==> flow/design.v <==
module edgeDetector(clk, in, pos, neg);
input clk, in;
output reg pos, neg;
initial pos = 0;
initial neg = 0;
reg buffer;
always @(posedge clk) begin
  buffer <= in;
  if (!(in == buffer)) begin
    if (in) begin
      pos <= 1;
      neg <= 0;
    end else begin
      neg <= 1;
      pos <= 0;
    end
  end else begin
    pos <= 0;
    neg <= 0;
  end
end
endmodule
module testEdgeDetector;
  reg clk;
  initial clk = 0;
  always #10 clk=~clk;
  reg in;
  initial in = 0;
  wire pos,neg;
  edgeDetector ED (clk, in, pos, neg);
  initial begin
    #40
    in=1;
    #100;
    in=0;
    #25
    in=1;
    #30
    in=0;
  end
endmodule
module noiseTestBringup(clk, sw, btn, gpioBank1, gpioBank2);
  input clk;
  input[7:0] sw;
  input[3:0] btn;
  output[3:0] gpioBank1, gpioBank2;
  reg reset, en;
  initial reset = 0;
  initial en = 1;
  assign gpioBank1 = sw[7:4];
  wire nsqG, nposG, nnegG;
  wire[7:0] qG;
  lfsr noiseG (clk, reset, nposG, qG);
  squareWave #(440) nG4 (clk, nsqG);
  edgeDetector ED_G (clk, nsqG, nposG, nnegG);
  assign gpioBank2[0] = qG[0] & btn[3];
  wire nsqA, nposA, nnegA;
  wire[7:0] qA;
  lfsr noiseA (clk, reset, nposA, qA);
  squareWave #(659) nA4 (clk, nsqA);
  edgeDetector ED_A (clk, nsqA, nposA, nnegA);
  assign gpioBank2[1] = qA[0] & btn[2];
  wire nsqB, nposB, nnegB;
  wire[7:0] qB;
  lfsr noiseB (clk, reset, nposB, qB);
  squareWave #(880) nB4 (clk, nsqB);
  edgeDetector ED_B (clk, nsqB, nposB, nnegB);
  assign gpioBank2[2] = qB[0] & btn[1];
  wire nsqC, nposC, nnegC;
  wire[7:0] qC;
  lfsr noiseC (clk, reset, nposC, qC);
  squareWave #(659*2) nC4 (clk, nsqC);
  edgeDetector ED_C (clk, nsqC, nposC, nnegC);
  assign gpioBank2[3] = qC[0] & btn[0];
endmodule
module lfsr(clk, reset, en, q);
  input clk, reset, en;
  output reg[7:0] q; 
  initial  q = 8'd1;
  always @(posedge clk or posedge reset) begin
    if (reset)
      q <= 8'd1;  
    else if (en)
      q <= {q[6:0], q[7] ^ q[5] ^ q[4] ^ q[3]};  
  end
endmodule
module NoiseWaveBringup(clk, sw, gpioBank1);
  input clk;
  input[7:0] sw;
  output[3:0] gpioBank1;
  reg reset, en;
  initial reset = 0;
  initial en = 1;
  wire sqG, posG, negG;
  wire[7:0] qG;
  lfsr noiseG (clk, reset, posG, qG);
  squareWave #(392*8) G4 (clk, sqG);
  edgeDetector ED_G (clk, sqG, posG, negG);
  assign gpioBank1[0] = qG[0] & sw[7];
  wire sqA, posA, negA;
  wire[7:0] qA;
  lfsr noiseA (clk, reset, posA, qA);
  squareWave #(440*8) A4 (clk, sqA);
  edgeDetector ED_A (clk, sqA, posA, negA);
  assign gpioBank1[1] = qA[0] & sw[6];
  wire sqB, posB, negB;
  wire[7:0] qB;
  lfsr noiseB (clk, reset, posB, qB);
  squareWave #(494*8) B4 (clk, sqB);
  edgeDetector ED_B (clk, sqB, posB, negB);
  assign gpioBank1[2] = qB[0] & sw[5];
  wire sqC, posC, negC;
  wire[7:0] qC;
  lfsr noiseC (clk, reset, posC, qC);
  squareWave #(523*8) C4 (clk, sqC);
  edgeDetector ED_C (clk, sqC, posC, negC);
  assign gpioBank1[3] = qC[0] & sw[4];
endmodule
module squareWave (clk, out);
  parameter desiredFreq = 440;
  parameter clkFreq = 50000000;
  parameter clkDivider = clkFreq/desiredFreq/2;
  input clk;
  output reg out;
  initial out = 0;
  reg[31:0] counter;
  initial counter = 0;
  always @(posedge clk) begin
    if (counter == clkDivider-1) begin
      counter <= 0;
      out <= ~out;
    end else begin
      counter <= counter + 1;
    end
  end
endmodule
module squareWaveBringup(clk, sw, gpioBank1);
  input clk;
  input[7:0] sw;
  output[3:0] gpioBank1;
  wire outG;
  squareWave #(392) G4 (clk, outG);
  assign gpioBank1[0] = outG & sw[7];
  wire outA;
  squareWave #(440) A4 (clk, outA);
  assign gpioBank1[1] = outA & sw[6];
  wire outB;
  squareWave #(494) B4 (clk, outB);
  assign gpioBank1[2] = outB & sw[5];
  wire outC;
  squareWave #(523) C4 (clk, outC);
  assign gpioBank1[3] = outC & sw[4];
endmodule
Tool chain data of noiseTestBringup
Tool output for the design above, in the order of the flow.
Line numbers count from 1 in the design file above.
Operators carry their Yosys type and port widths (W data, S select, Z words).
The mark -- stands for no value.
- design top: noiseTestBringup
- clock: clk
- standard-cell library: sky130hd
- corner: tt_025C_1v80

After elaboration
Yosys after proc, flatten, opt, wreduce and memory -nomap, before mapping. Enables and synchronous resets that opt folds into registers are not counted as muxes. Memory bits, and registers merged into a memory's read port (data or address), are not among the register bits. Print and check cells are not counted. Equal cells are merged and count once.
- noted register bits after elaboration: 172
- noted output and inout port bits: 8
- word-level cells: 56
- muxes and demuxes at 4
- bitwise logic cells at 20
- equality and inequality tests at 8
- $add $sub $neg at 4
- operators by type and width (kind ; number):
    $add A32 B1 Y32 const B ; 4
    $eq A32 B15 Y1 const B ; 2
    $eq A32 B16 Y1 const B ; 2
    $xor A1 B1 Y1 ; 12
    $eq A1 B1 Y1 ; 4
    $and A1 B1 Y1 ; 4
    $not A1 Y1 ; 4
    $mux W1 ; 4

Logic depth
Depth = most cells in a row (Yosys ltp): at word level without a register or memory, in the mapped netlist without a sequential cell, where the memories' decode and read muxes count.
- depth in word-level cells: 3
- noted ABC_AREA: 1
- gate-level depth with buffers at 9
- noted depth with buffers taken out: 9

Mapped cells and area
The flow's flattened synthesis, as Yosys stat reports it; memories are mapped. The netlist is that of the ABC_AREA named above (0 if unset); the other value can give another one.
Totals and module areas in this step are rounded.
- noted chip area (Yosys): 8780 um2
- buffers: 6
- area of sequential cells: 3800 um2
- cells in the netlist: 1292
- flip-flops: 172
- cells by type (cell ; number):
    sky130_fd_sc_hd__dfxtp_1 ; 136
    sky130_fd_sc_hd__nand2_1 ; 460
    sky130_fd_sc_hd__nor2_1 ; 308
    sky130_fd_sc_hd__edfxtp_1 ; 36
    sky130_fd_sc_hd__inv_1 ; 120
    sky130_fd_sc_hd__xor2_1 ; 40
    sky130_fd_sc_hd__nand3_1 ; 66
    sky130_fd_sc_hd__nand3b_1 ; 25
    sky130_fd_sc_hd__xnor2_1 ; 16
    sky130_fd_sc_hd__nor2_2 ; 15
    sky130_fd_sc_hd__nor2_4 ; 8
    sky130_fd_sc_hd__ha_1 ; 6
    sky130_fd_sc_hd__a21oi_1 ; 11
    sky130_fd_sc_hd__nand2_2 ; 8
    sky130_fd_sc_hd__nor2_8 ; 2
    sky130_fd_sc_hd__buf_4 ; 5
    sky130_fd_sc_hd__nand4_1 ; 6
    sky130_fd_sc_hd__o21bai_1 ; 5
Other cell types: 8; their cells: 19.

Timing after synthesis
OpenSTA on the mapped netlist: ideal clock, no wires. The path of least setup slack (recovery checks aside). Input and output delay are each 20% of the period. Register names are those of the netlist, which keeps one name where synthesis merged equal registers.
- path type: input-to-output
- from: input sw[4]
- to: output gpioBank1[0]
- data required time at 2864 ps
- output delay at 716 ps
- arrival at 835 ps
- noted clock period: 3580 ps
- noted path delay: 119 ps
- noted path slack: 2029 ps
- stages at 1
- period reached after synthesis: 1551 ps
"path delay" = arrival - input delay + setup time.
A path that ends at an output port has no setup time.
"stages" counts driving pins, that of a launching flip-flop among them; a cell with two outputs on the path counts twice.
"period reached after synthesis" is the clock period less the worst setup slack; recovery checks do not enter. This is arithmetic on one report: input and output delays are still those of the set period (20% each).
- path through: sky130_fd_sc_hd__buf_4
- cells in the longest elaborated chain at 0
- noted elaborated cells between the ends (all ways): 0
- source lines of those cells: 0
- ends and longest elaborated chain, after synthesis (element ; RTL line ; source):
    start: declaration ; 44 ; input[7:0] sw;
    end: declaration ; 46 ; output[3:0] gpioBank1, gpioBank2;

Worst path after layout
Path of least setup slack in the final report of entry A (OpenROAD, finished layout, wires in). Where an end is a register, its clock arrival counts in the times.
The report prints the path's times to 10 ps; the period is as set.
- path type: input-to-output
- from: input btn[2]
- to: output gpioBank2[1]
- arrival at 1640 ps
- stages at 4
- noted clock period: 2750 ps
- noted path slack: 560 ps
- data required time at 2200 ps
- output delay at 550 ps
The rows between start and end are the longest chain of elaborated cells between them; the timing report does not say that the signal goes this way. Where chains are equally long, one stands for them.
A line is the first line of the expression or statement that the cell stems from. Yosys adds cells for indexed reads and writes and turns some case tables into memories.
- path through: sky130_fd_sc_hd__clkdlybuf4s50_1 -> sky130_fd_sc_hd__nand2_1 -> sky130_fd_sc_hd__inv_1 -> sky130_fd_sc_hd__clkdlybuf4s50_1
- cells in the longest elaborated chain at 1
- noted elaborated cells between the ends (all ways): 1
- source lines of those cells: 1
- ends and longest elaborated chain, after layout (element ; RTL line ; source):
    start: declaration ; 45 ; input[3:0] btn;
    $and A1 B1 Y1 ; 62 ; assign gpioBank2[1] = qA[0] & btn[2];
    end: declaration ; 46 ; output[3:0] gpioBank1, gpioBank2;

Ticket comment

Flow measurements of noiseTestBringup on sky130hd: 2 stored runs with different settings, listed in no order. Input and output delays are each 20% of the period that was set; the output load is 0.01 pF.
"achieved period" is the run's clock period less its worst setup slack. It is reckoned from that one timing run; input and output delays stay at 20% of the period that was set.
"time used up by the worst setup path": the worst setup path's part of the clock period (all of it between registers, 20% less for each end at a port) less its slack. A launch clock that arrives late makes it longer, a capture clock that arrives late makes it shorter.
"time used up by the worst setup path" is given in steps of 10 ps.
The measured numbers are rounded.

Entry A

==> flow/run.sh <==
#!/bin/bash
# the make line also repeats the synthesis and layout settings of config.mk as NAME=value (left out here)
make -C /OpenROAD-flow-scripts/flow DESIGN_CONFIG=/design/flow/config.mk WORK_HOME=/design/flow/orfs CLKGATE_MAP_FILE= finish
==> flow/config.mk <==
export PLATFORM = sky130hd
export DESIGN_NAME = noiseTestBringup
export DESIGN_NICKNAME = noiseTestBringup
export VERILOG_FILES = /design/flow/design.v
export SDC_FILE = /design/flow/constraint.sdc
export NUM_CORES = 4
export LEC_CHECK = 0
export ABC_AREA = 1
export CAP_MARGIN = 0
export CELL_PAD_IN_SITES_GLOBAL_PLACEMENT = 0
export CORE_ASPECT_RATIO = 0.85
export CORE_MARGIN = 5
export CORE_UTILIZATION = 57
export CTS_CLUSTER_SIZE = 10
export HOLD_SLACK_MARGIN = 0.24
export MAX_ROUTING_LAYER = met5
export MIN_ROUTING_LAYER = met1
export PLACE_DENSITY_LB_ADDON = 0.02
export SETUP_SLACK_MARGIN = 0.0
export SLEW_MARGIN = 20
==> flow/constraint.sdc <==
create_clock -name core_clock -period 2.75 [get_ports {clk}]
set_input_delay 0.5500 -clock core_clock [delete_from_list [all_inputs] [get_ports {clk}]]
set_output_delay 0.5500 -clock core_clock [all_outputs]
set_load 0.01 [all_outputs]

Measured in entry A:
- noted the netlist area reported by Yosys: 8780 um2
- noted the die size: 18000 um2
- utilization of the finished layout at 64.3%
- noted the worst slack on setup checks: 565 ps
- achieved period: 2185 ps
- time used up by the worst setup path at 1090 ps
- worst setup path kind: input-to-output

Entry B

==> flow/run.sh <==
#!/bin/bash
# the make line also repeats the synthesis and layout settings of config.mk as NAME=value (left out here)
make -C /OpenROAD-flow-scripts/flow DESIGN_CONFIG=/design/flow/config.mk WORK_HOME=/design/flow/orfs CLKGATE_MAP_FILE= finish
==> flow/config.mk <==
export PLATFORM = sky130hd
export DESIGN_NAME = noiseTestBringup
export DESIGN_NICKNAME = noiseTestBringup
export VERILOG_FILES = /design/flow/design.v
export SDC_FILE = /design/flow/constraint.sdc
export NUM_CORES = 4
export LEC_CHECK = 0
export CAP_MARGIN = 20
export CORE_MARGIN = 2
export CORE_UTILIZATION = 40
export SLEW_MARGIN = 20
==> flow/constraint.sdc <==
create_clock -name core_clock -period 2.8 [get_ports {clk}]
set_input_delay 0.5600 -clock core_clock [delete_from_list [all_inputs] [get_ports {clk}]]
set_output_delay 0.5600 -clock core_clock [all_outputs]
set_load 0.01 [all_outputs]

Measured in entry B:
- noted the netlist area reported by Yosys: 7090 um2
- noted the die size: 18800 um2
- utilization of the finished layout at 46.1%
- noted the worst slack on setup checks: 594 ps
- achieved period: 2206 ps
- time used up by the worst setup path at 1090 ps
- worst setup path kind: input-to-output
